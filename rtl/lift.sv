==> flow/design.v <==
package lift_pkg;
	typedef struct packed {
		logic up;
		logic down;
	} direction_t;
endpackage : lift_pkg
module lift #(
	parameter int FLOOR_NUM = 16,
	parameter int STOP_DURATION = 10,
	parameter int MAKE_STOP_ASYNC = 1
)
(
	input  logic                                 clk,
	input  logic                                 rst,
	input  lift_pkg::direction_t [FLOOR_NUM-1:0] floors_direction,
	input  logic                 [FLOOR_NUM-1:0] floors_select,
	input  logic                 [FLOOR_NUM-1:0] lift_detector,
	input  logic                 [FLOOR_NUM-1:0] lift_stop_detector,
	output lift_pkg::direction_t                 lift_engine,
	output lift_pkg::direction_t [FLOOR_NUM-1:0] floors_direction_led,
	output logic                 [FLOOR_NUM-1:0] floors_select_led
);
	localparam int STOP_DURATION_WIDTH = $clog2(STOP_DURATION);
	typedef enum logic[1:0] {
		IDLE,
		UP,
		DOWN
	} state_t;
	state_t state;
	logic is_seleced_above;
	logic is_seleced_below;
	logic stop;
	logic stop_request;
	logic [STOP_DURATION_WIDTH-1:0] stop_cnt;
	logic lift_in_the_stop_possition;
	always_ff @(posedge clk) begin : DIR_LED
		if (rst) begin
			floors_direction_led <= '0;
		end
		else begin
			for (int i=0; i < FLOOR_NUM; i++) begin
				if (floors_direction[i].up) begin
					floors_direction_led[i].up <= 1'b1;
				end
				if (floors_direction[i].down) begin
					floors_direction_led[i].down <= 1'b1;
				end
				if (lift_stop_detector[i] && !stop_cnt) begin
					floors_direction_led[i].up   <= 1'b0;
					floors_direction_led[i].down <= 1'b0;
				end
			end
		end
	end
	always_ff @(posedge clk) begin
		if (rst) begin
			floors_select_led <= '0;
		end
		else begin
			for (int i=0; i < FLOOR_NUM; i++) begin
				if (floors_select[i]) begin
					floors_select_led[i] <= 1'b1;
				end
				if (lift_stop_detector[i] && !stop_cnt) begin
					floors_select_led[i] <= 1'b0;
				end
			end
		end
	end
	always_ff @(posedge clk) begin
		if (rst) begin
			state <= IDLE;
		end
		else begin
			case (state)
				IDLE: begin
					if (is_seleced_above) begin
						state <= UP;
					end
					else if (is_seleced_below) begin
						state <= DOWN;
					end
				end
				UP: begin
					if (!is_seleced_above && lift_in_the_stop_possition) begin
						state <= IDLE;
					end
				end
				DOWN: begin
					if (!is_seleced_below && lift_in_the_stop_possition) begin
						state <= IDLE;
					end
				end
			endcase
		end
	end
	bit above_current_floor_passed;
	always_comb begin
		is_seleced_above = 1'b0;
		above_current_floor_passed = 1'b0;
		for (int i=0; i < FLOOR_NUM; i++) begin
			if (above_current_floor_passed &&
					(floors_direction_led[i].down)) begin
				is_seleced_above = 1'b1;
			end
			if (above_current_floor_passed && i != (FLOOR_NUM - 1) &&
					(floors_direction_led[i].up || floors_select_led[i])) begin
				is_seleced_above = 1'b1;
			end
			if (lift_detector[i]) begin
				above_current_floor_passed = 1'b1;
			end
			if (above_current_floor_passed && i == (FLOOR_NUM - 1) &&
					(floors_direction_led[i].up || floors_select_led[i])) begin
				is_seleced_above = 1'b1;
			end
		end
	end
	bit below_current_floor_passed;
	always_comb begin
		is_seleced_below = 1'b0;
		below_current_floor_passed = 1'b0;
		for (int i=0; i < FLOOR_NUM; i++) begin
			if (!below_current_floor_passed &&
					(floors_direction_led[i].down || floors_select_led[i])) begin
				is_seleced_below = 1'b1;
			end
			if (!below_current_floor_passed && i != 0 &&
					(floors_direction_led[i].up)) begin
				is_seleced_below = 1'b1;
			end
			if (lift_detector[i]) begin
				below_current_floor_passed = 1'b1;
			end
			if (!below_current_floor_passed && i == 0 &&
					(floors_direction_led[i].up)) begin
				is_seleced_below = 1'b1;
			end
		end
	end
	always_comb begin
		if (MAKE_STOP_ASYNC) begin
			lift_engine.up   = state == UP   && !stop_request && !stop && !lift_stop_detector[FLOOR_NUM-1];
			lift_engine.down = state == DOWN && !stop_request && !stop && !lift_stop_detector[0];
		end
		else begin
			lift_engine.up   = state == UP   && !stop;
			lift_engine.down = state == DOWN && !stop;
		end
	end
	always_comb begin
		lift_in_the_stop_possition = 1'b0;
		for (int i=0; i < FLOOR_NUM; i++) begin
			if (lift_stop_detector[i]) begin
				lift_in_the_stop_possition = 1'b1;
			end
		end
	end
	always_comb begin
		stop_request = 1'b0;
		for (int i=0; i < FLOOR_NUM; i++) begin
			if (lift_stop_detector[i] &&
				 		(floors_select_led[i] ||
						(floors_direction_led[i].up && state == UP) ||
						(floors_direction_led[i].down && state == DOWN))) begin
				stop_request = 1'b1;
			end
		end
	end
	always_ff @(posedge clk) begin
		if (rst) begin
			stop <= 1'b0;
		end
		else begin
			if (stop_request) begin
				stop <= 1'b1;
			end
			else if (!stop_cnt) begin
				stop <= 1'b0;
			end
		end
	end
	always_ff @(posedge clk) begin
		if (lift_engine) begin
			stop_cnt <= STOP_DURATION;
		end
		else if (stop_cnt) begin
			stop_cnt <= stop_cnt - 1;
		end
	end
endmodule : lift
# --- From RTL to reports: lift ---
# The steps from the RTL of lift to its reports follow in flow order.
# Lines are those of the file above, counted from 1.
# Cell names lack the library's common part.
design:
  top_module: "lift"
  clock: "clk"
  library: "sky130hd"
  lib_corner: "tt_025C_1v80"

# --- Word-level counts ---
# Counts by Yosys on the flattened word-level netlist (proc, flatten, opt, wreduce; memories kept). Register bits leave out memories and registers merged into their read ports (data or address). Print and check cells are left out. Cells with the same type and inputs are merged into one.
bits:
  ff_bits: 55
  in_bits: 52
  out_inout_bits: 20
  wordCells: 511
classes:
  n_addsub: 1
  n_eq: 5
  muxes: 149
  logic: 1
  reduce_and_logical: 304
op_table:
  columns: ["op", "count"]
  rows:
  - ["2-to-1 mux 1 bit", 144]
  - ["logical AND 1 bit", 133]
  - ["nonzero test 2 bit", 34]
  - ["AND reduction 2 bit", 32]
  - ["logical OR 1 bit", 63]
  - ["OR reduction 2 bit", 16]
  - ["zero test 1 bit", 21]
  - ["2-to-1 mux 2 bit", 4]
  - ["case mux 2 bit (select 3 bit)", 1]
  - ["inequality test 2 bit with constant B", 2]
  - ["subtractor 4 x 1 -> 4 bit with constant B", 1]
  - ["zero test 4 bit", 1]
  - ["AND reduction 4 bit", 1]
  - ["nonzero test 4 bit", 1]
  - ["inequality test 3 bit with constant B", 1]
  - ["nonzero test 3 bit", 1]
  - ["== test 2 x 1 -> 1 bit with constant B", 1]
  - ["== test 2 bit with constant B", 1]
  - ["zero test 2 bit", 1]
  - ["NOT 1 bit", 1]

# --- Logic depth ---
# Longest topological path by Yosys (ltp), each cell counted once; first at word level (registers and memories cut), then after technology mapping (sequential cells cut; the memories' decode and read muxes count).
depth:
  depth_word: 38
  abc_area: 0
  mapped_depth: 8
  ltp_nobuf: 6

# --- Netlist ---
# Yosys stat after the flow's synthesis: flattened, memories mapped to cells. It holds for the ABC_AREA given above (unset counts as 0); a run with the other value may have another netlist.
# Totals and module areas in this step are rounded.
types:
  columns: ["type", "count", "area_total_um2"]
  rows:
  - ["dfxtp_1", 24, 480.461]
  - ["edfxtp_1", 16, 480.461]
  - ["o211a_1", 17, 170.163]
  - ["o21a_1", 16, 120.115]
  - ["o21ai_0", 22, 110.106]
  - ["nand2_1", 26, 97.594]
  - ["nor2_1", 25, 93.84]
  - ["nor4_1", 7, 43.792]
  - ["nand4_1", 6, 37.536]
  - ["o21ai_1", 6, 30.029]
  - ["ha_1", 2, 25.024]
  - ["nand2b_1", 4, 25.024]
  - ["nor4_4", 1, 21.27]
  - ["o2bb2a_4", 1, 20.019]
  - ["clkbuf_1", 5, 18.768]
  - ["a21oi_1", 3, 15.014]
  - ["buf_4", 2, 15.014]
  - ["inv_1", 4, 15.014]
# Not listed: further types 34, cells in them 39.
mapped:
  mapped_cells: 226
  mapped_area_um2: 2110
  seq_area_um2: 961
  ffs: 40
  n_buf: 8

# --- Worst setup path after synthesis ---
# OpenSTA on the mapped netlist: ideal clock, no wires. The path of least setup slack (recovery checks aside). Input and output delay are each 20% of the period. Register names are those of the netlist, which keeps one name where synthesis merged equal registers.
synth_path:
  path_kind: "reg2out"
  start: "register state"
  end: "output lift_engine"
  clock_period_ns: 2.53
  output_delay_ns: 0.506
  t_first_pin_ns: 0.000
  t_arrival_ns: 1.714
  slack_ns: 0.310
  path_delay_ns: 1.714
  path_stages: 9
  n_path_buf: 2
  synth_period_reached_ns: 2.22
# "path_delay_ns" = arrival - input delay + setup time.
# At an output port there is no setup time.
# "path_stages": output pins that drive a net of the path, with the launching flip-flop's if there is one; two outputs of one cell count as two.
# "synth_period_reached_ns" = period - worst setup slack (recovery checks aside). The figure is calculated, with input and output delays left at 20% of the set period.
# An end named without its bit number is one bit of that signal or, where synthesis recoded a state register, one of its new flip-flops.
# A register here has more assigning lines than the two given.
synth_via:
  path_cell_list: "dfxtp_1 clkbuf_1 clkbuf_1 o21a_1 o21ai_1 nand4_1 nor4_1 nand2b_1 nor2_1"
synth_rtl:
  columns: ["element", "line", "rtl"]
  rows:
  - ["start, declared", 29, "state_t state;"]
  - ["start, assigned", 72, "state <= IDLE;"]
  - ["start, assigned", 78, "state <= UP;"]
  - ["end, declared", 19, "output lift_pkg::direction_t lift_engine,"]
# Chain of elaborated cells between the ends: none given.

# --- Worst path after layout ---
# Path of least setup slack in the final report of stored run 1 (OpenROAD, finished layout, wires in). Where an end is a register, its clock arrival counts in the times.
layout_path:
  path_kind: "reg2out"
  start: "register state"
  end: "output lift_engine"
  clock_period_ns: 2.72
  output_delay_ns: 0.54
  t_first_pin_ns: 0.30
  t_arrival_ns: 2.01
  slack_ns: 0.16
  path_stages: 10
  n_path_buf: 3
# An end named without its bit number is one bit of that signal or, where synthesis recoded a state register, one of its new flip-flops.
# The rows between start and end are the longest chain of elaborated cells between them; the timing report does not say that the signal goes this way. Where chains are equally long, one stands for them.
# A line is the first line of the expression or statement that the cell stems from. Yosys adds cells for indexed reads and writes and turns some case tables into memories.
# A register here has more assigning lines than the two given.
layout_via:
  path_cell_list: "dfxtp_2 buf_4 o21a_1 o21ai_2 nand4_1 nor4_2 buf_4 nand2b_4 nor2_2 buf_2"
  elab_chain_len: 25
  cone_cells: 102
  classes_between: "eq/ne (2); mux (16); reduce/logical (84)"
layout_rtl:
  columns: ["element", "line", "rtl"]
  rows:
  - ["start, declared", 29, "state_t state;"]
  - ["start, assigned", 72, "state <= IDLE;"]
  - ["start, assigned", 78, "state <= UP;"]
  - ["== test 2 x 1 -> 1 bit", 164, "(floors_direction_led[i].up && state == UP) ||"]
  - ["logical AND 1 bit", 164, null]
  - ["logical OR 1 bit x2", 163, "(floors_select_led[i] ||"]
  - ["logical AND 1 bit", 162, "if (lift_stop_detector[i] &&"]
  - ["2-to-1 mux 1 bit x16", 162, null]
  - ["zero test 1 bit", 143, "lift_engine.up = state == UP && !stop_request && !stop && !lift_stop_detector[FLOOR_NUM-1];"]
  - ["logical AND 1 bit x3", 143, null]
  - ["end, declared", 19, "output lift_pkg::direction_t lift_engine,"]

# 2 stored runs of lift in the flow (synthesis by Yosys, layout by OpenROAD, sky130hd cells), in arbitrary order. Constraints: input delay and output delay 20% of the set period each, output load 0.01 pF.
# "clock_period_reached_ns" is the run's clock period less its worst setup slack. It is reckoned from that one timing run; input and output delays stay at 20% of the period that was set.
# By "worst_path_ns" is meant the share of the clock period that the worst setup path is allowed (20% is reserved at inputs, 20% at outputs), minus its slack. Clock arrival times at its registers enter into it.
# By "power.total_mw" is meant OpenSTA's value without simulated activity: inputs other than the clock are taken to toggle once in ten clock periods, and the tool carries that through the logic.
# Values from the reports are rounded here.
runs:
  - name: "stored run 1"
    settings:
      period_ns: 2.72
      CORE_UTILIZATION: 33
      PLACE_DENSITY_LB_ADDON: 0.02
      CORE_ASPECT_RATIO: 0.78
      CORE_MARGIN: 5
      CTS_CLUSTER_SIZE: 41
      CTS_CLUSTER_DIAMETER: 250
      CAP_MARGIN: 20
      SLEW_MARGIN: 20
    results:
      hold_ws_ns: 0.474
      finalUtil_frac: 0.524
      total_negative_slack_ns: 0.000
      setup_worst_slack_ns: 0.162
      cell_area_final_um2: 3210
      die_footprint_um2: 8110
      yosys_chip_area_um2: 2110
      power.total_mw: 1.76
      clock_period_reached_ns: 2.558
      worst_path_ns: 2.01
      timing.worst_path_kind: "reg2out"
  - name: "stored run 2"
    settings:
      period_ns: 1.84
      CAP_MARGIN: 20
      CORE_MARGIN: 2
      CORE_UTILIZATION: 40
      SLEW_MARGIN: 20
    results:
      hold_ws_ns: 0.462
      finalUtil_frac: 0.735
      total_negative_slack_ns: -1.80
      setup_worst_slack_ns: -0.668
      cell_area_final_um2: 3750
      die_footprint_um2: 5880
      yosys_chip_area_um2: 2110
      power.total_mw: 2.78
      clock_period_reached_ns: 2.508
      worst_path_ns: 2.14
      timing.worst_path_kind: "reg2out"
